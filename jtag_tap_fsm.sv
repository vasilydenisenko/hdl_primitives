==> flow/design.v <==
module dff_ar
#(
	parameter DWIDTH = 2,
	parameter POR_VALUE = 1
)
(
	input  logic 					clk,
	input  logic 					rst,
	input  logic [DWIDTH - 1 : 0] 	in,
	input  logic 					ena,
	output logic [DWIDTH - 1 : 0] 	out
);
	logic [DWIDTH - 1 : 0] register;
	always_ff @ (posedge clk or posedge rst) begin
		if (rst)
			register <= POR_VALUE[DWIDTH - 1 : 0];
		else if (ena)
			register <= in;
		else
			register <= register;
	end
	assign out = register;
endmodule
module jtag_tap_fsm
(
	input  logic TRST,
	input  logic TCK,
	input  logic TMS,
	output logic state_TLR,
	output logic state_RTI,
	output logic state_SDRS,
	output logic state_SIRS,
	output logic state_CDR,
	output logic state_CIR,
	output logic state_SDR,
	output logic state_SIR,
	output logic state_E1DR,
	output logic state_E1IR,
	output logic state_PDR,
	output logic state_PIR,
	output logic state_E2DR,
	output logic state_E2IR,
	output logic state_UDR,
	output logic state_UIR
);
	enum logic [3 : 0] {
		TLR = 4'd0,
		RTI = 4'd1,
		SDRS = 4'd2,
		SIRS = 4'd3,
		CDR = 4'd4,
		CIR = 4'd5,
		SDR = 4'd6,
		SIR = 4'd7,
		E1DR = 4'd8,
		E1IR = 4'd9,
		PDR = 4'd10,
		PIR = 4'd11,
		E2DR = 4'd12,
		E2IR = 4'd13,
		UDR = 4'd14,
		UIR = 4'd15
	} cstate, nstate;
	dff_ar
	#(
		.DWIDTH 	(4),
		.POR_VALUE 	(TLR)
	)
		state_register_inst
	(
		.clk		(TCK),
		.rst		(TRST),
		.in			(nstate),	 
		.ena		(1'b1),	 
		.out		(cstate)	 
	);
	always_comb begin
		case (cstate)
			TLR:		nstate = TMS ? TLR : RTI;
			RTI:		nstate = TMS ? SDRS : RTI;
			SDRS:		nstate = TMS ? SIRS : CDR;
			SIRS:		nstate = TMS ? TLR : CIR;
			CDR:		nstate = TMS ? E1DR : SDR;
			CIR:		nstate = TMS ? E1IR : SIR;
			SDR:		nstate = TMS ? E1DR : SDR;
			SIR:		nstate = TMS ? E1IR : SIR;
			E1DR:		nstate = TMS ? UDR : PDR;
			E1IR:		nstate = TMS ? UIR : PIR;
			PDR:		nstate = TMS ? E2DR : PDR;
			PIR:		nstate = TMS ? E2IR : PIR;
			E2DR:		nstate = TMS ? UDR : SDR;
			E2IR:		nstate = TMS ? UIR : SIR;
			UDR:		nstate = TMS ? SDRS : RTI;
			UIR:		nstate = TMS ? SDRS : RTI;
			default:	nstate = TLR;
		endcase
	end
	assign state_TLR = (cstate == TLR);
	assign state_RTI = (cstate == RTI);
	assign state_SDRS = (cstate == SDRS);
	assign state_SIRS = (cstate == SIRS);
	assign state_CDR = (cstate == CDR);
	assign state_CIR = (cstate == CIR);
	assign state_SDR = (cstate == SDR);
	assign state_SIR = (cstate == SIR);
	assign state_E1DR = (cstate == E1DR);
	assign state_E1IR = (cstate == E1IR);
	assign state_PDR = (cstate == PDR);
	assign state_PIR = (cstate == PIR);
	assign state_E2DR = (cstate == E2DR);
	assign state_E2IR = (cstate == E2IR);
	assign state_UDR = (cstate == UDR);
	assign state_UIR = (cstate == UIR);
endmodule
Step by step through the tools: jtag_tap_fsm
The steps from the RTL of jtag_tap_fsm to its reports follow in flow order. Lines are those of the file above, counted from 1. Operators carry their Yosys type and port widths (W data, S select, Z words). A cell with -- has no value.

Top module: jtag_tap_fsm. Clock input: TCK. Library: sky130hd. Corner: tt_025C_1v80.

Word level
Yosys after proc, flatten, opt, wreduce and memory -nomap, before mapping. Enables and synchronous resets that opt folds into registers are not counted as muxes. Memory bits, and registers merged into a memory's read port (data or address), are not among the register bits. Print and check cells are not counted. Equal cells are merged and count once.

The entry for word-level cells reads 33. The figure for bits in registers is 4.

Under reduce/logical cells stands 4. Mux-type cells: 13. The entry for equal/unequal tests reads 15.

Operator list (count): $pmux W4 S12 (1); $eq A4 B4 Y1 const B (8); $mux W3 (6); $eq A4 B3 Y1 const B (4); $mux W4 (4); $eq A4 B2 Y1 const B (2); $reduce_or A2 Y1 (2); $eq A4 B1 Y1 const B (1); $logic_not A4 Y1 (1); $reduce_or A3 Y1 (1); $mux W2 (1); $mux W1 (1).

Logic depth
Longest topological path by Yosys (ltp), each cell counted once; first at word level (registers and memories cut), then after technology mapping (sequential cells cut; the memories' decode and read muxes count).

Depth in word-level cells: 3. The figure for ABC_AREA is 1. Under mapped depth stands 4.

Mapped cells and area
Source: synth_stat.txt of the flow (Yosys; design flattened, memories mapped). It holds for the ABC_AREA given above (unset counts as 0); a run with the other value may have another netlist. Totals and module areas in this step are rounded.

Cells by type: sky130_fd_sc_hd__dfrtp_1 (count 15, total area 375.36 um2); sky130_fd_sc_hd__nor2_1 (count 16, total area 60.058 um2); sky130_fd_sc_hd__inv_1 (count 12, total area 45.043 um2); sky130_fd_sc_hd__dfstp_2 (count 1, total area 26.275 um2); sky130_fd_sc_hd__a21oi_1 (count 3, total area 15.014 um2); sky130_fd_sc_hd__nand2_1 (count 4, total area 15.014 um2); sky130_fd_sc_hd__buf_6 (count 1, total area 11.261 um2); sky130_fd_sc_hd__nor2_4 (count 1, total area 11.261 um2); sky130_fd_sc_hd__nand3_1 (count 2, total area 10.01 um2); sky130_fd_sc_hd__o21ai_2 (count 1, total area 8.758 um2); sky130_fd_sc_hd__o21bai_1 (count 1, total area 7.507 um2).

The entry for buffer cells reads 1. For sequential area the number is 402 um2. Synthesis area: 586 um2. The entry for mapped cells reads 57. The figure for mapped flip-flops is 16.

Timing after synthesis
Path of least setup slack by OpenSTA after synthesis, without wires, with an ideal clock, recovery checks aside; 20% of the period is set as input and as output delay. Where synthesis merged equal registers, the netlist keeps one of their names.

Kind: register to output. Start: register state_register_inst.register. End: output state_TLR. The entry for stages reads 1. Clock period: 1.53 ns. For setup slack the number is 0.695 ns. The figure for launch time at the first pin is 0.000 ns. Under buffers on the path stands 0. The entry for data required time reads 1.224 ns. Under arrival time stands 0.529 ns. Path delay: 0.529 ns. The entry for synthesis period reached reads 0.835 ns.

"path delay" = arrival - input delay + setup time. At an output port there is no setup time. "stages" counts driving pins, that of a launching flip-flop among them; a cell with two outputs on the path counts twice. "synthesis period reached" = period - worst setup slack (recovery checks aside). The figure is calculated, with input and output delays left at 20% of the set period. Where an end lacks its bit number, it is one bit of the signal, or one of the new flip-flops if synthesis recoded a state register. At most two assigning lines are given for a register; there are more.

Path through: sky130_fd_sc_hd__dfstp_2.

RTL lines, path post-synthesis: start, declared (RTL line 13) `logic [DWIDTH - 1 : 0] register;`; start, assigned (RTL line 16) `register <= POR_VALUE[DWIDTH - 1 : 0];`; start, assigned (RTL line 18) `register <= in;`; end, declared (RTL line 29) `output logic state_TLR,`.

No chain of elaborated cells between the ends is given.

Path in the finished layout
From the final timing report of stored run 1: the path of least setup slack in the routed layout; clock arrival at registers is part of the times.

Kind: register to output. Start: register state_register_inst.register. End: output state_TLR. Clock period: 1.76 ns. The figure for launch time at the first pin is 0.29 ns. The entry for data required time reads 1.41 ns. Under buffers on the path stands 1. The entry for stages reads 2. Under arrival time stands 1.35 ns. For setup slack the number is 0.06 ns.

Where an end lacks its bit number, it is one bit of the signal, or one of the new flip-flops if synthesis recoded a state register. At most two assigning lines are given for a register; there are more.

Path through: sky130_fd_sc_hd__dfstp_2 > sky130_fd_sc_hd__clkdlybuf4s50_1.

RTL lines, path after layout: start, declared (RTL line 13) `logic [DWIDTH - 1 : 0] register;`; start, assigned (RTL line 16) `register <= POR_VALUE[DWIDTH - 1 : 0];`; start, assigned (RTL line 18) `register <= in;`; end, declared (RTL line 29) `output logic state_TLR,`.

No chain of elaborated cells between the ends is given.

Subject: jtag_tap_fsm on sky130hd, stored results

Hello all,

jtag_tap_fsm through Yosys and OpenROAD on sky130hd: 2 stored runs, unordered, with their settings and measured results. The constraints put input and output delay at 20% of the set period each and load the outputs with 0.01 pF. "clock period achieved": clock period set for the run, less the worst setup slack. It is reckoned from that one timing run; input and output delays stay at 20% of the period that was set. "worst path time" means the part of the period allowed to the worst setup path (the constraints hold back 20% at inputs and 20% at outputs) less its slack; where the path has registers, the arrival times of their clocks count too. "total design power": no workload was simulated; the value follows from the tool's default switching activity. Measured values are rounded.

Files of stored run 1:
==> flow/run.sh <==
#!/bin/bash
# the make line also repeats the synthesis and layout settings of config.mk as NAME=value (left out here)
make -C /OpenROAD-flow-scripts/flow DESIGN_CONFIG=/design/flow/config.mk WORK_HOME=/design/flow/orfs CLKGATE_MAP_FILE= finish
==> flow/config.mk <==
export PLATFORM = sky130hd
export DESIGN_NAME = jtag_tap_fsm
export DESIGN_NICKNAME = jtag_tap_fsm
export VERILOG_FILES = /design/flow/design.v
export SDC_FILE = /design/flow/constraint.sdc
export NUM_CORES = 4
export LEC_CHECK = 0
export ABC_AREA = 1
export CAP_MARGIN = 15
export CELL_PAD_IN_SITES_DETAIL_PLACEMENT = 1
export CORE_MARGIN = 2
export CORE_UTILIZATION = 17
export CTS_CLUSTER_SIZE = 76
export HOLD_SLACK_MARGIN = -0.1
export PLACE_DENSITY = 0.42
export SLEW_MARGIN = 20
==> flow/constraint.sdc <==
create_clock -name core_clock -period 1.76 [get_ports {TCK}]
set_input_delay 0.3520 -clock core_clock [delete_from_list [all_inputs] [get_ports {TCK}]]
set_output_delay 0.3520 -clock core_clock [all_outputs]
set_load 0.01 [all_outputs]

Results of stored run 1. The chip area in the Yosys report reads 586 um2. The die area stands at 3930 um2. For the standard-cell area after routing the run shows 863 um2. The measured utilization after routing is 26.1%. The worst slack on setup checks comes to 0.058 ns. The post-route setup TNS stands at 0.000 ns. For the total design power the run shows 0.782 mW. The clock period achieved is 1.702 ns. The worst path time comes to 1.35 ns. Worst setup path type: register to output.

Files of stored run 2:
==> flow/run.sh <==
#!/bin/bash
# the make line also repeats the synthesis and layout settings of config.mk as NAME=value (left out here)
make -C /OpenROAD-flow-scripts/flow DESIGN_CONFIG=/design/flow/config.mk WORK_HOME=/design/flow/orfs CLKGATE_MAP_FILE= finish
==> flow/config.mk <==
export PLATFORM = sky130hd
export DESIGN_NAME = jtag_tap_fsm
export DESIGN_NICKNAME = jtag_tap_fsm
export VERILOG_FILES = /design/flow/design.v
export SDC_FILE = /design/flow/constraint.sdc
export NUM_CORES = 4
export LEC_CHECK = 0
export CAP_MARGIN = 20
export CORE_MARGIN = 2
export CORE_UTILIZATION = 40
export SLEW_MARGIN = 20
==> flow/constraint.sdc <==
create_clock -name core_clock -period 1.7 [get_ports {TCK}]
set_input_delay 0.3400 -clock core_clock [delete_from_list [all_inputs] [get_ports {TCK}]]
set_output_delay 0.3400 -clock core_clock [all_outputs]
set_load 0.01 [all_outputs]

Results of stored run 2. The chip area in the Yosys report reads 552 um2. The die area stands at 1690 um2. For the standard-cell area after routing the run shows 782 um2. The measured utilization after routing is 60.1%. The worst slack on setup checks comes to 0.131 ns. The post-route setup TNS stands at 0.000 ns. For the total design power the run shows 0.739 mW. The clock period achieved is 1.569 ns. The worst path time comes to 1.23 ns. Worst setup path type: register to output.

Thanks
